==> flow/design.v <==
module fifo #(
    parameter DEPTH = 16,
    parameter WIDTH = 8,
    parameter PTR_WIDTH = 4
)(
    input clk, rst,
    input wr_en, rd_en,
    input [WIDTH-1:0] din,
    output reg [WIDTH-1:0] dout,
    output full, empty,
    output reg data_out_valid
);
    reg [WIDTH-1:0] mem [0:DEPTH-1];
    reg [PTR_WIDTH:0] wr_ptr, rd_ptr;
    assign full  = (wr_ptr - rd_ptr) == DEPTH;
    assign empty = (wr_ptr == rd_ptr);
    always @(posedge clk) begin
        if (rst) begin
            wr_ptr <= 0;
        end else if (wr_en && !full) begin
            mem[wr_ptr[PTR_WIDTH-1:0]] <= din;
            wr_ptr <= wr_ptr + 1;
        end
    end
    always @(posedge clk) begin
        if (rst) begin
            rd_ptr <= 0;
            data_out_valid <= 0;
        end else if (rd_en && !empty) begin
            dout <= mem[rd_ptr[PTR_WIDTH-1:0]];
            rd_ptr <= rd_ptr + 1;
            data_out_valid <= 1;
        end else begin
            data_out_valid <= 0;
        end
    end
endmodule
module packetizer_fsm(
    input clk, rst,
    input fifo_empty, tx_busy, data_out_valid,
    input [7:0] fifo_data,
    output reg rd_en, start_tx,
    output reg [7:0] tx_data
);
    reg [1:0] state;
    parameter IDLE = 0, READ = 1, WAIT = 2, START = 3;
    always @(posedge clk or posedge rst) begin
        if (rst) begin
            state <= IDLE;
            rd_en <= 0;
            start_tx <= 0;
            tx_data <= 8'h00;
        end else begin
            rd_en <= 0;
            start_tx <= 0;
            case (state)
                IDLE:
                    if (!fifo_empty && !tx_busy) state <= READ;
                READ: begin
                    rd_en <= 1;
                    state <= WAIT;
                end
                WAIT:
                    if (data_out_valid) begin
                        tx_data <= fifo_data;
                        state <= START;
                    end
                START: begin
                    start_tx <= 1;
                    state <= IDLE;
                end
            endcase
        end
    end
endmodule
module top_packetizer (
    input clk, rst,
    input [7:0] data_in,
    input data_valid,
    output serial_out,
    output tx_busy
);
    wire [7:0] fifo_data, tx_data;
    wire fifo_empty, fifo_full, data_out_valid;
    wire rd_en, start_tx;
    fifo u_fifo (
        .clk(clk), .rst(rst),
        .wr_en(data_valid), .rd_en(rd_en),
        .din(data_in), .dout(fifo_data),
        .full(fifo_full), .empty(fifo_empty),
        .data_out_valid(data_out_valid)
    );
    packetizer_fsm u_fsm (
        .clk(clk), .rst(rst),
        .fifo_empty(fifo_empty), .tx_busy(tx_busy),
        .data_out_valid(data_out_valid),
        .fifo_data(fifo_data),
        .rd_en(rd_en), .start_tx(start_tx), .tx_data(tx_data)
    );
    uart_tx u_uart (
        .clk(clk), .rst(rst),
        .start(start_tx), .data_in(tx_data),
        .serial_out(serial_out), .tx_busy(tx_busy)
    );
endmodule
module uart_tx #(
    parameter BAUD_DIV = 16
)(
    input clk,
    input rst,
    input start,
    input [7:0] data_in,
    output reg serial_out,
    output reg tx_busy
);
    reg [3:0] bit_cnt;
    reg [12:0] baud_cnt;
    reg [9:0] tx_shift;  
    always @(posedge clk or posedge rst) begin
    if (rst) begin
        serial_out <= 1;
        tx_busy    <= 0;
        bit_cnt    <= 0;
        baud_cnt   <= 0;
        tx_shift   <= 10'b1111111111;
    end else begin
        if (start && !tx_busy) begin
            tx_shift   <= {1'b1, data_in, 1'b0};  
            serial_out <= 0; 
            tx_busy    <= 1;
            bit_cnt    <= 0;
            baud_cnt   <= 1; 
        end else if (tx_busy) begin
            if (baud_cnt == BAUD_DIV - 1) begin
                tx_shift   <= tx_shift >> 1;
                serial_out <= tx_shift[1];
                baud_cnt   <= 0;
                bit_cnt    <= bit_cnt + 1;
                if (bit_cnt == 9)
                    tx_busy <= 0;
            end else begin
                baud_cnt <= baud_cnt + 1;
            end
        end
    end
end
endmodule
# == Reports on top_packetizer ==
# What the tools print for top_packetizer, step after step.
# Lines are those of the file above, counted from 1.
# Library cell names are shortened.
# A cell with -- has no value.
# setup
top_module,top_packetizer
clock_port,clk
lib,sky130hd
lib_corner,tt_025C_1v80

# == Word level ==
# Source: Yosys, flattened and elaborated, memories not mapped. Widths are those after wreduce. Registers that Yosys merges into a memory's read port (data or address) are not register bits. Print and check cells do not count. Equal cells are merged and count once.
# Yosys's memory passes give these memory sizes; they may raise the number of words (mostly to a power of two), join words into wider ones and drop unused or constant bits.
# word_totals
memories,1
wordCells,71
output_inout_bits,2
ramBits,128
regBits,52
clocked_rd_ports_x_width,8
# op_classes
n_mux,28
n_logic,1
add_sub_neg,5
eq_ne,9
reduce_and_logical,15
# memory_table
memory,words,word_bits,rd,wr,line_no,source
u_fifo.mem,16,8,1,1,13,reg [WIDTH-1:0] mem [0:DEPTH-1];
# ops
op,count
13-bit 2-to-1 mux,3
32-bit by 5-bit == test with 1-bit output with constant B,1
10-bit 2-to-1 mux,3
4-bit 2-to-1 mux,5
8-bit 2-to-1 mux,2
13-bit by 1-bit adder with 13-bit output with constant B,1
13-bit by 4-bit == test with 1-bit output with constant B,1
1-bit 2-to-1 mux,12
5-bit by 1-bit adder with 5-bit output with constant B,2
2-bit case mux with 4-bit select,1
2-bit AND reduction,3
5-bit by 5-bit subtractor with 6-bit output,1
5-bit == test,1
1-bit logical AND,4
2-bit == test with constant B,2
2-bit nonzero test,2
4-bit by 1-bit adder with 4-bit output with constant B,1
4-bit == test with constant B,1
4-bit nonzero test,1
2-bit 2-to-1 mux,2
1-bit zero test,3
3-bit AND reduction,1
2-bit by 1-bit == test with 1-bit output with constant B,1
2-bit by 1-bit != test with 1-bit output with constant B,1
2-bit != test with constant B,1
2-bit zero test,1
1-bit NOT,1

# == Longest topological paths ==
# Depth = most cells in a row (Yosys ltp): at word level without a register or memory, in the mapped netlist without a sequential cell, where the memories' decode and read muxes count.
# depth
ltp_word,6
abc_area,0
ltp_mapped,11

# == Mapped cells and area ==
# Yosys stat after the flow's synthesis: flattened, memories mapped to cells. It holds for the ABC_AREA given above (unset counts as 0); a run with the other value may have another netlist.
# by_type
cell,count,area_total_um2
edfxtp_1,136,4.08E+03
dfrtp_1,31,775.744
mux4_2,32,720.691
dfstp_2,11,289.027
nand2_1,77,289.027
dfxtp_1,11,220.211
ha_1,13,162.656
a31oi_1,20,125.12
mux2_2,9,101.347
nor2_1,22,82.579
o21ai_0,12,60.058
and3_1,9,56.304
nand3_1,10,50.048
nor3_1,10,50.048
nor4_1,8,50.048
a21oi_1,9,45.043
xnor2_1,5,43.792
clkbuf_1,10,37.536
# Other cell types: 34; their cells: 79.
# mapped
ff_cells,189
cells,514
area_um2,7788.7
seq_area_um2,5368.9
# By module: a second synthesis without flattening, with its own total; a netlist apart from the flattened one above.
# hier_totals
hier_cells,470
area_unflattened_um2,7888.8
# Each row is one instance without its submodules.
# modules
mod,seq_area_um2,mod_area_um2,n_inst,cells
fifo,4304.1,5904.4,1,292
uart_tx,713.2,1492.7,1,148
packetizer_fsm,351.6,491.7,1,30
top_packetizer,0.0,0.0,1,0

# == Worst setup path after synthesis ==
# OpenSTA on the mapped netlist: ideal clock, no wires. The path of least setup slack (recovery checks aside). Input and output delay are each 20% of the period. Register names are those of the netlist, which keeps one name where synthesis merged equal registers.
# synth_path
kind,reg-to-reg
start,register u_fifo.rd_ptr[2]
end,memory u_fifo.mem[3][0]
t_first_pin_ns,0.000
driving_pins,11
setup_slack_ns,-0.200
required_ns,2.765
tclk_ns,3.16
n_path_buf,4
arrival_ns,2.966
delay_ns,3.361
synth_period_reached_ns,3.36
# "delay_ns" is the arrival time less input delay plus setup time.
# "driving_pins" counts driving pins, that of a launching flip-flop among them; a cell with two outputs on the path counts twice.
# "synth_period_reached_ns" is the clock period less the worst setup slack; recovery checks do not enter. This is arithmetic on one report: input and output delays are still those of the set period (20% each).
# Between the ends stands the longest chain of elaborated cells between them, by number of cells; it is not shown to be the way that was timed. Of several equally long chains one is given.
# Each line given opens the expression or statement behind the cell; cells for indexed reads and writes are added by Yosys, which also makes memories of some case tables.
# The path ends at the enable pin of a flip-flop; only ways to that pin are counted.
# synth_via
cell_sequence,dfxtp_1 > clkbuf_1 > clkbuf_1 > inv_2 > ha_1 > o211ai_1 > a21oi_1 > nand2b_1 > buf_2 > buf_4 > nor4_1
elab_chain_len,6
# synth_rtl
item,line_no,source
start: declaration,14,"reg [PTR_WIDTH:0] wr_ptr, rd_ptr;"
start: assignment,27,rd_ptr <= 0;
start: assignment,31,rd_ptr <= rd_ptr + 1;
5-bit by 5-bit subtractor with 6-bit output,15,assign full  = (wr_ptr - rd_ptr) == DEPTH;
32-bit by 5-bit == test with 1-bit output,15,
1-bit zero test,20,end else if (wr_en && !full) begin
1-bit logical AND,20,
4-bit 2-to-1 mux,20,
4-bit 2-to-1 mux,18,if (rst) begin
end: declaration,13,reg [WIDTH-1:0] mem [0:DEPTH-1];

# == Worst path after layout ==
# From the final timing report of run A: the path of least setup slack in the routed layout; clock arrival at registers is part of the times.
# layout_path
kind,reg-to-reg
start,register u_fifo.rd_ptr[3]
end,memory u_fifo.mem[0][4]
arrival_ns,3.52
t_first_pin_ns,0.44
required_ns,4.53
driving_pins,9
setup_slack_ns,1.01
tclk_ns,4.46
n_path_buf,1
# Between the ends stands the longest chain of elaborated cells between them, by number of cells; it is not shown to be the way that was timed. Of several equally long chains one is given.
# The path ends at the enable pin of a flip-flop; only ways to that pin are counted.
# layout_via
cell_sequence,dfxtp_1 > clkinv_1 > ha_1 > nor2b_1 > or4_1 > a21oi_1 > buf_4 > nand2b_1 > nor4_2
elab_chain_len,6
# layout_rtl
item,line_no,source
start: declaration,14,"reg [PTR_WIDTH:0] wr_ptr, rd_ptr;"
start: assignment,27,rd_ptr <= 0;
start: assignment,31,rd_ptr <= rd_ptr + 1;
5-bit by 5-bit subtractor with 6-bit output,15,assign full  = (wr_ptr - rd_ptr) == DEPTH;
32-bit by 5-bit == test with 1-bit output,15,
1-bit zero test,20,end else if (wr_en && !full) begin
1-bit logical AND,20,
4-bit 2-to-1 mux,20,
4-bit 2-to-1 mux,18,if (rst) begin
end: declaration,13,reg [WIDTH-1:0] mem [0:DEPTH-1];

# Settings and measured results of 2 stored flow runs for module top_packetizer (sky130hd), not sorted in any way. The constraints put input and output delay at 20% of the set period each and load the outputs with 0.01 pF.
# "timing.achieved_period_ns" is the run's clock period less its worst setup slack. It is reckoned from that one timing run; input and output delays stay at 20% of the period that was set.
# "worstPathTime_ns" is the time allowed to the run's worst setup path (the clock period less input and output delay, where it has them) less its slack. Clock arrival times count: a late capture clock shortens it, a late launch clock lengthens it.
# "power_mw" rests on the timing tool's default activity at the inputs, not on a simulated workload.
# A setting shown as . is not set for that run.
# A result given as . is not shown for that run.
run name,period_ns,CORE_UTILIZATION,SETUP_SLACK_MARGIN,PLACE_DENSITY_LB_ADDON,CELL_PAD_IN_SITES_GLOBAL_PLACEMENT,CELL_PAD_IN_SITES_DETAIL_PLACEMENT,GPL_TIMING_DRIVEN,CTS_CLUSTER_DIAMETER,CAP_MARGIN,SLEW_MARGIN,MAX_ROUTING_LAYER,CORE_MARGIN,ABC_AREA,GPL_ROUTABILITY_DRIVEN,CTS_CLUSTER_SIZE,MIN_ROUTING_LAYER,power_mw,timing.achieved_period_ns,fin_util_frac,cell_area_final_um2,final_die_area_um2,ws_setup_ns,synth_area_um2,worstPathTime_ns,critical_path_kind
run A,4.46,18,0.51,0.14,3,0,1,114,0,25,met4,2,.,.,.,.,3.438,3.446,0.216,9266.4,44950.4,1.014,7788.7,3.45,reg-to-reg
run B,3.66,68,-0.2,0.1,.,2,0,.,35,20,met4,4,1,1,44,met2,.,.,.,.,.,.,.,.,.
# Run B: unfinished; error DPL-0033 in placement
